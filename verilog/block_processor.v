==> flow/design.v <==
module block_processor (
    input         clk,
    input         rstn,
    input         is_decrypt,
    input [  7:0] blk_len,
    input [127:0] in_blk,
    input         in_rdy,
    output        out_rdy,
    output[  2:0] blk_type,
    output[127:0] out_blk
);
    reg         out_ready;
    reg [127:0] out_block;
    reg [319:0] state;
    reg [127:0] key;
    reg [  2:0] block_flag;
    reg         assoc_mark;
    wire        has_assoc = block_flag == 'b010 && (assoc_mark || blk_len > 0);
    begin : permutation
        reg [  3:0] round_cnt;
        wire[319:0] out_state;
        reg         out_pend;
        permutation p(
            .rc             (round_cnt),
            .in_s           (state),
            .out_s          (out_state)
        );
        task reset;
        begin
            round_cnt <= 12;
            out_pend  <= 0;
        end
        endtask
        task start (
            input [3:0] round_num
        );
        begin
            round_cnt <= round_num;
            out_pend  <= 1;
        end
        endtask
        task loop;
        begin
            round_cnt <= round_cnt + 1;
            state     <= out_state;
        end
        endtask
    end
    begin : pad
        wire[127:0] mask  = ~(~'b0 >> blk_len);
        wire[127:0] mask2 = ~(block_flag == 'b010 || !is_decrypt ? 'b0 : mask);
        wire[127:0] delim = ~(~'b0 >> blk_len + 1) ^ mask;
        wire[127:0] block = in_blk & mask;
    end
    always @(posedge clk or negedge rstn) begin
        if (!rstn) begin
            permutation.reset;
            assoc_mark           <= 0;
            state                <= 'h0;
            key                  <= 'h0;
            out_block            <= 'h0;
            block_flag           <= 'b000;
            out_ready            <= 1;
        end
        else if (permutation.round_cnt < 12) permutation.loop;
        else if (in_rdy || !out_ready) begin
            out_ready            <= permutation.out_pend;
            permutation.out_pend <= 0;
            case (permutation.out_pend)
            0: case (block_flag)
               'b000: begin
                   key                 <= in_blk;
                   block_flag          <= 'b001;
                   out_ready           <= 1;
               end
               'b001: begin
                   state[319-: 32]     <= 'h80800c08;  
                   state[287-: 32]     <= 'h0;
                   state[255-:128]     <= key;         
                   state[127-:128]     <= in_blk;      
                   assoc_mark          <= 0;
                   permutation.start(0);  
               end
              'b010, 'b011: begin
                   if (blk_len > 0)
                       assoc_mark      <= 1;
                   if (has_assoc || block_flag == 'b011) begin
                       out_block       <= pad.block ^ state[319-:128] & pad.mask;
                       state[319-:128] <= pad.block ^ state[319-:128] & pad.mask2 ^ pad.delim;
                   end
                   permutation.start(has_assoc || blk_len == 128 ? 4 : 12);  
               end
               'b100: begin
                   state[191-:128]     <= state[191-:128] ^ key;  
                   permutation.start(0);  
               end
               endcase
            1: case (block_flag)
               'b001: begin
                   state               <= state ^ key;  
                   block_flag          <= 'b010;
               end
               'b010: begin
                   state               <= state ^ (blk_len < 128 ? 'b1 : 'b0);  
                   block_flag          <= blk_len < 128 ? 'b011 : 'b010;
               end
               'b011: begin
                   block_flag          <= blk_len < 128 ? 'b100 : 'b011;
               end
               'b100: begin
                   out_block           <= state[127-:128] ^ key;  
                   block_flag          <= 'b001;
               end
               endcase
            endcase
        end
    end
    assign blk_type = block_flag;
    assign out_rdy  = out_ready;
    assign out_blk  = out_block;
endmodule
module permutation(
    input [  3:0] rc,
    input [319:0] in_s,
    output[319:0] out_s
    );
    wire[319:0] state_c;
    wire[319:0] state_s;
    wire[319:0] state_l;
    assign state_c[319-:192] = in_s[319-:192] ^ {~rc, rc};
    assign state_c[127-:128] = in_s[127-:128];
    function [4:0] sbox;
    input [4:0] x;
    begin
        case (x)
            5'h00: sbox = 5'h04;
            5'h01: sbox = 5'h0B;
            5'h02: sbox = 5'h1F;
            5'h03: sbox = 5'h14;
            5'h04: sbox = 5'h1A;
            5'h05: sbox = 5'h15;
            5'h06: sbox = 5'h09;
            5'h07: sbox = 5'h02;
            5'h08: sbox = 5'h1B;
            5'h09: sbox = 5'h05;
            5'h0A: sbox = 5'h08;
            5'h0B: sbox = 5'h12;
            5'h0C: sbox = 5'h1D;
            5'h0D: sbox = 5'h03;
            5'h0E: sbox = 5'h06;
            5'h0F: sbox = 5'h1C;
            5'h10: sbox = 5'h1E;
            5'h11: sbox = 5'h13;
            5'h12: sbox = 5'h07;
            5'h13: sbox = 5'h0E;
            5'h14: sbox = 5'h00;
            5'h15: sbox = 5'h0D;
            5'h16: sbox = 5'h11;
            5'h17: sbox = 5'h18;
            5'h18: sbox = 5'h10;
            5'h19: sbox = 5'h0C;
            5'h1A: sbox = 5'h01;
            5'h1B: sbox = 5'h19;
            5'h1C: sbox = 5'h16;
            5'h1D: sbox = 5'h0A;
            5'h1E: sbox = 5'h0F;
            5'h1F: sbox = 5'h17;
            default: sbox = 5'h00;  
        endcase
    end
    endfunction
    genvar i;
    generate
        for (i = 0; i < 64; i = i + 1) begin
            assign {state_s[319-i], state_s[255-i], state_s[191-i], state_s[127-i], state_s[63-i]}
            = sbox({state_c[319-i], state_c[255-i], state_c[191-i], state_c[127-i], state_c[63-i]});
        end
    endgenerate
    assign state_l[319-:64] = state_s[319-:64] ^ {state_s[319-64+19-:19], state_s[319-:64-19]} ^ {state_s[319-64+28-:28], state_s[319-:64-28]};
    assign state_l[255-:64] = state_s[255-:64] ^ {state_s[255-64+61-:61], state_s[255-:64-61]} ^ {state_s[255-64+39-:39], state_s[255-:64-39]};
    assign state_l[191-:64] = state_s[191-:64] ^ {state_s[191-64+ 1-: 1], state_s[191-:64- 1]} ^ {state_s[191-64+ 6-: 6], state_s[191-:64- 6]};
    assign state_l[127-:64] = state_s[127-:64] ^ {state_s[127-64+10-:10], state_s[127-:64-10]} ^ {state_s[127-64+17-:17], state_s[127-:64-17]};
    assign state_l[ 63-:64] = state_s[ 63-:64] ^ {state_s[ 63-64+ 7-: 7], state_s[ 63-:64- 7]} ^ {state_s[ 63-64+41-:41], state_s[ 63-:64-41]};
    assign out_s   = state_l;
endmodule
## Tool chain data of block_processor

The steps from the RTL of block_processor to its reports follow in flow order.
Lines are those of the file above, counted from 1.
A cell with - has no value.

| inputs | value |
|---|---|
| design top | block_processor |
| clock port | clk |
| cell library | sky130hd |
| timing corner | tt_025C_1v80 |

## After elaboration

Counts by Yosys on the flattened word-level netlist (proc, flatten, opt, wreduce; memories kept). Register bits leave out memories and registers merged into their read ports (data or address). Print and check cells are left out.
Memory sizes are those after Yosys's memory passes, which may raise the word count (mostly to a power of two), join words into wider ones and drop unused or constant bits.

| operators by class | value |
|---|---|
| add/subtract/negate cells | 2 |
| magnitude comparators | 3 |
| eq/ne operators | 17 |
| shifts and indexed selects | 2 |
| mux-type cells | 55 |
| bitwise operators | 28 |
| reductions and logical operators | 24 |

Operators with widths:

| operator | count |
|---|---|
| 64-bit parallel mux with 2-bit select | 11 |
| 128-bit bitwise XOR | 6 |
| 64-bit bitwise XOR | 10 |
| 64-bit two-way mux | 10 |
| 128-bit two-way mux | 4 |
| 128-bit bitwise AND | 3 |
| 128-bit inverter | 3 |
| 32-bit parallel mux with 2-bit select | 6 |
| 320-bit by 1-bit bitwise XOR with 320-bit output | 1 |
| 320-bit by 128-bit bitwise XOR with 320-bit output | 1 |
| 128-bit parallel mux with 2-bit select | 1 |
| 192-bit by 8-bit bitwise XOR with 192-bit output | 1 |
| 32-bit two-way mux | 6 |
| 128-bit by 8-bit right shift with 128-bit output with constant A | 1 |
| 128-bit by 9-bit right shift with 128-bit output with constant A | 1 |
| 4-bit two-way mux | 4 |
| 4-bit inequality test with constant B | 3 |
| 4-bit AND reduction | 3 |
| 3-bit parallel mux with 4-bit select | 1 |
| 5-bit AND reduction | 2 |
| 3-bit AND reduction | 3 |
| 8-bit by 1-bit adder with 9-bit output with constant B | 1 |
| 2-bit inequality test with constant B | 4 |
| 8-bit by 1-bit greater-than comparator with 1-bit output with constant B | 1 |
| 8-bit < comparator with constant B | 1 |
| 8-bit equality test with constant B | 1 |
| 4-bit parallel mux with 2-bit select | 1 |
| 1-bit two-way mux | 7 |

Not listed: further kinds 23, cells in them 34.

| word-level totals | value |
|---|---|
| flip-flop bits (word level) | 586 |
| bits in read-only memories | 10240 |
| memory cells | 64 |
| output and inout bits | 132 |
| cells after elaboration | 205 |

Memory list:

| memory | words | bits a word | read ports | write ports | RTL line | RTL |
|---|---|---|---|---|---|---|
| (no name shown) | 32 | 5 | 1 | 0 | 135 | `case (x)` |
| (no name shown) | 32 | 5 | 1 | 0 | 135 |  |
| (no name shown) | 32 | 5 | 1 | 0 | 135 |  |
| (no name shown) | 32 | 5 | 1 | 0 | 135 |  |
| (no name shown) | 32 | 5 | 1 | 0 | 135 |  |
| (no name shown) | 32 | 5 | 1 | 0 | 135 |  |

Memories not listed: 58.

## Longest topological paths

Depth = most cells in a row (Yosys ltp): at word level without a register or memory, in the mapped netlist without a sequential cell, where the memories' decode and read muxes count.

| depth | value |
|---|---|
| depth after elaboration | 12 |
| ABC_AREA | 0 |
| mapped depth | 11 |

## Synthesis result

Yosys stat after the flow's synthesis: flattened, memories mapped to cells. It holds for the ABC_AREA given above (unset counts as 0); a run with the other value may have another netlist.

Cell types:

| cell | count | area in all (µm²) |
|---|---|---|
| sky130_fd_sc_hd__dfrtp_1 | 583 | 1.46E+04 |
| sky130_fd_sc_hd__xnor2_1 | 810 | 7.09E+03 |
| sky130_fd_sc_hd__xor2_1 | 597 | 5.23E+03 |
| sky130_fd_sc_hd__ha_1 | 345 | 4316.64 |
| sky130_fd_sc_hd__o21ai_0 | 471 | 2.36E+03 |
| sky130_fd_sc_hd__a21oi_1 | 461 | 2.31E+03 |
| sky130_fd_sc_hd__nand2_1 | 542 | 2.03E+03 |
| sky130_fd_sc_hd__nor2_1 | 502 | 1.88E+03 |
| sky130_fd_sc_hd__o211ai_1 | 226 | 1.7E+03 |
| sky130_fd_sc_hd__mux2_2 | 128 | 1.44E+03 |
| sky130_fd_sc_hd__nor3_1 | 216 | 1.08E+03 |
| sky130_fd_sc_hd__inv_1 | 250 | 938.4 |
| sky130_fd_sc_hd__buf_2 | 184 | 920.883 |
| sky130_fd_sc_hd__clkbuf_1 | 242 | 908.371 |
| sky130_fd_sc_hd__o221ai_1 | 88 | 770.739 |
| sky130_fd_sc_hd__mux2i_1 | 74 | 740.71 |
| sky130_fd_sc_hd__a22oi_1 | 89 | 668.141 |
| sky130_fd_sc_hd__o21a_1 | 63 | 472.954 |

Other cell types: 79; their cells: 893.

| mapped netlist | value |
|---|---|
| standard cells after synthesis | 6764 |
| mapped area | 0.0561401 mm² |
| sequential part of the area | 0.0146678 mm² |
| flip-flop cells | 586 |

The figures by module come from a second, unflattened synthesis with its own total; it is not the netlist above.

| second synthesis, totals | value |
|---|---|
| cell total of the unflattened synthesis | 7023 |
| area total of the unflattened synthesis | 0.0569421 mm² |

Each row is one instance without its submodules.

By module:

| module | instances | cells | area (mm²) | sequential area (mm²) |
|---|---|---|---|---|
| block_processor | 1 | 4624 | 0.0385069 | 0.0146678 |
| permutation | 1 | 2399 | 0.0184352 | 0 |

## Timing after synthesis

OpenSTA on the mapped netlist: ideal clock, no wires. The path of least setup slack (recovery checks aside). Input and output delay are each 20% of the period. Register names are those of the netlist, which keeps one name where synthesis merged equal registers.

| path post-synthesis | value |
|---|---|
| path kind | reg-to-reg |
| from | reg state[68] |
| to | reg state[199] |
| clock period | 2.38 ns |
| library setup time | 0.134 ns |
| launch time at the first pin | 0.000 ns |
| arrival time | 2.221 ns |
| data required time | 2.246 ns |
| path slack | 0.026 ns |
| path delay | 2.355 ns |
| driving pins on the path | 10 |
| buffers on the path | 0 |
| period reached after synthesis | 2.354 ns |

"path delay" = arrival - input delay + setup time.
"driving pins on the path": output pins that drive a net of the path, with the launching flip-flop's if there is one; two outputs of one cell count as two.
"period reached after synthesis" = period - worst setup slack (recovery checks aside). The figure is calculated, with input and output delays left at 20% of the set period.
Between the ends stands the longest chain of elaborated cells between them, by number of cells; it is not shown to be the way that was timed. Of several equally long chains one is given.
A line is the first line of the expression or statement that the cell stems from. Yosys adds cells for indexed reads and writes and turns some case tables into memories.
The chain passes a memory read, where the word-level depth is cut; so it can be longer than that depth.
At most two assigning lines are given for a register; there are more.

| between the ends, post-synthesis | value |
|---|---|
| cell sequence | sky130_fd_sc_hd__dfrtp_1 > sky130_fd_sc_hd__inv_1 > sky130_fd_sc_hd__ha_1 > sky130_fd_sc_hd__or2_2 > sky130_fd_sc_hd__mux4_2 > sky130_fd_sc_hd__a21bo_2 > sky130_fd_sc_hd__xor2_1 > sky130_fd_sc_hd__xnor2_1 > sky130_fd_sc_hd__a22oi_1 > sky130_fd_sc_hd__o31ai_1 |
| length of the longest elaborated chain | 4 |
| elaborated cells between the ends (all ways) | 4 |
| source lines of those cells | 3 |

RTL lines, path post-synthesis:

| item | RTL line | RTL |
|---|---|---|
| from (decl) | 14 | `reg [319:0] state;` |
| from (assign) | 80 | `state[127-:128]     <= in_blk;` |
| from (assign) | 94 | `state[191-:128]     <= state[191-:128] ^ key;` |
| memory read 32 x 5 bit | 135 | `case (x)` |
| 64-bit bitwise XOR x2 | 180 | `assign state_l[255-:64] = state_s[255-:64] ^ {state_s[255-64+61-:61], state_s[255-:64-61]} ^ {state_s[255-64+3 ...` |
| 64-bit two-way mux | 65 | `else if (permutation.round_cnt < 12) permutation.loop;` |
| to (assign) | 79 | `state[255-:128]     <= key;` |
| to (assign) | 89 | `state[319-:128] <= pad.block ^ state[319-:128] & pad.mask2 ^ pad.delim;` |
| to (decl) | 14 |  |

Data sheet: physical implementation of block_processor

block_processor on sky130hd: 2 stored runs with different settings, listed in no order. Input and output delays are each 20% of the period that was set; the output load is 0.01 pF.
A setting shown as -- is not set for that run.

| item | run A | run B |
|---|---|---|
| period_ns | 2.99 | 2.97 |
| CORE_UTILIZATION | 38 | 66 |
| PLACE_DENSITY_LB_ADDON | 0.03 | -- |
| CELL_PAD_IN_SITES_GLOBAL_PLACEMENT | 0 | -- |
| CELL_PAD_IN_SITES_DETAIL_PLACEMENT | 2 | -- |
| TNS_END_PERCENT | 70 | -- |
| GPL_TIMING_DRIVEN | 0 | 0 |
| CTS_CLUSTER_SIZE | 81 | -- |
| CTS_CLUSTER_DIAMETER | 37 | 384 |
| CAP_MARGIN | 0 | 20 |
| MAX_ROUTING_LAYER | met5 | met4 |
| CORE_MARGIN | 2 | 2 |
| SLEW_MARGIN | 20 | 20 |
| PLACE_DENSITY | -- | 0.91 |
| CORE_ASPECT_RATIO | -- | 0.92 |
| MIN_ROUTING_LAYER | -- | met1 |

Run A: not finished: routing ended with error GRT-0116
Run B: not finished: routing ended with error GRT-0116
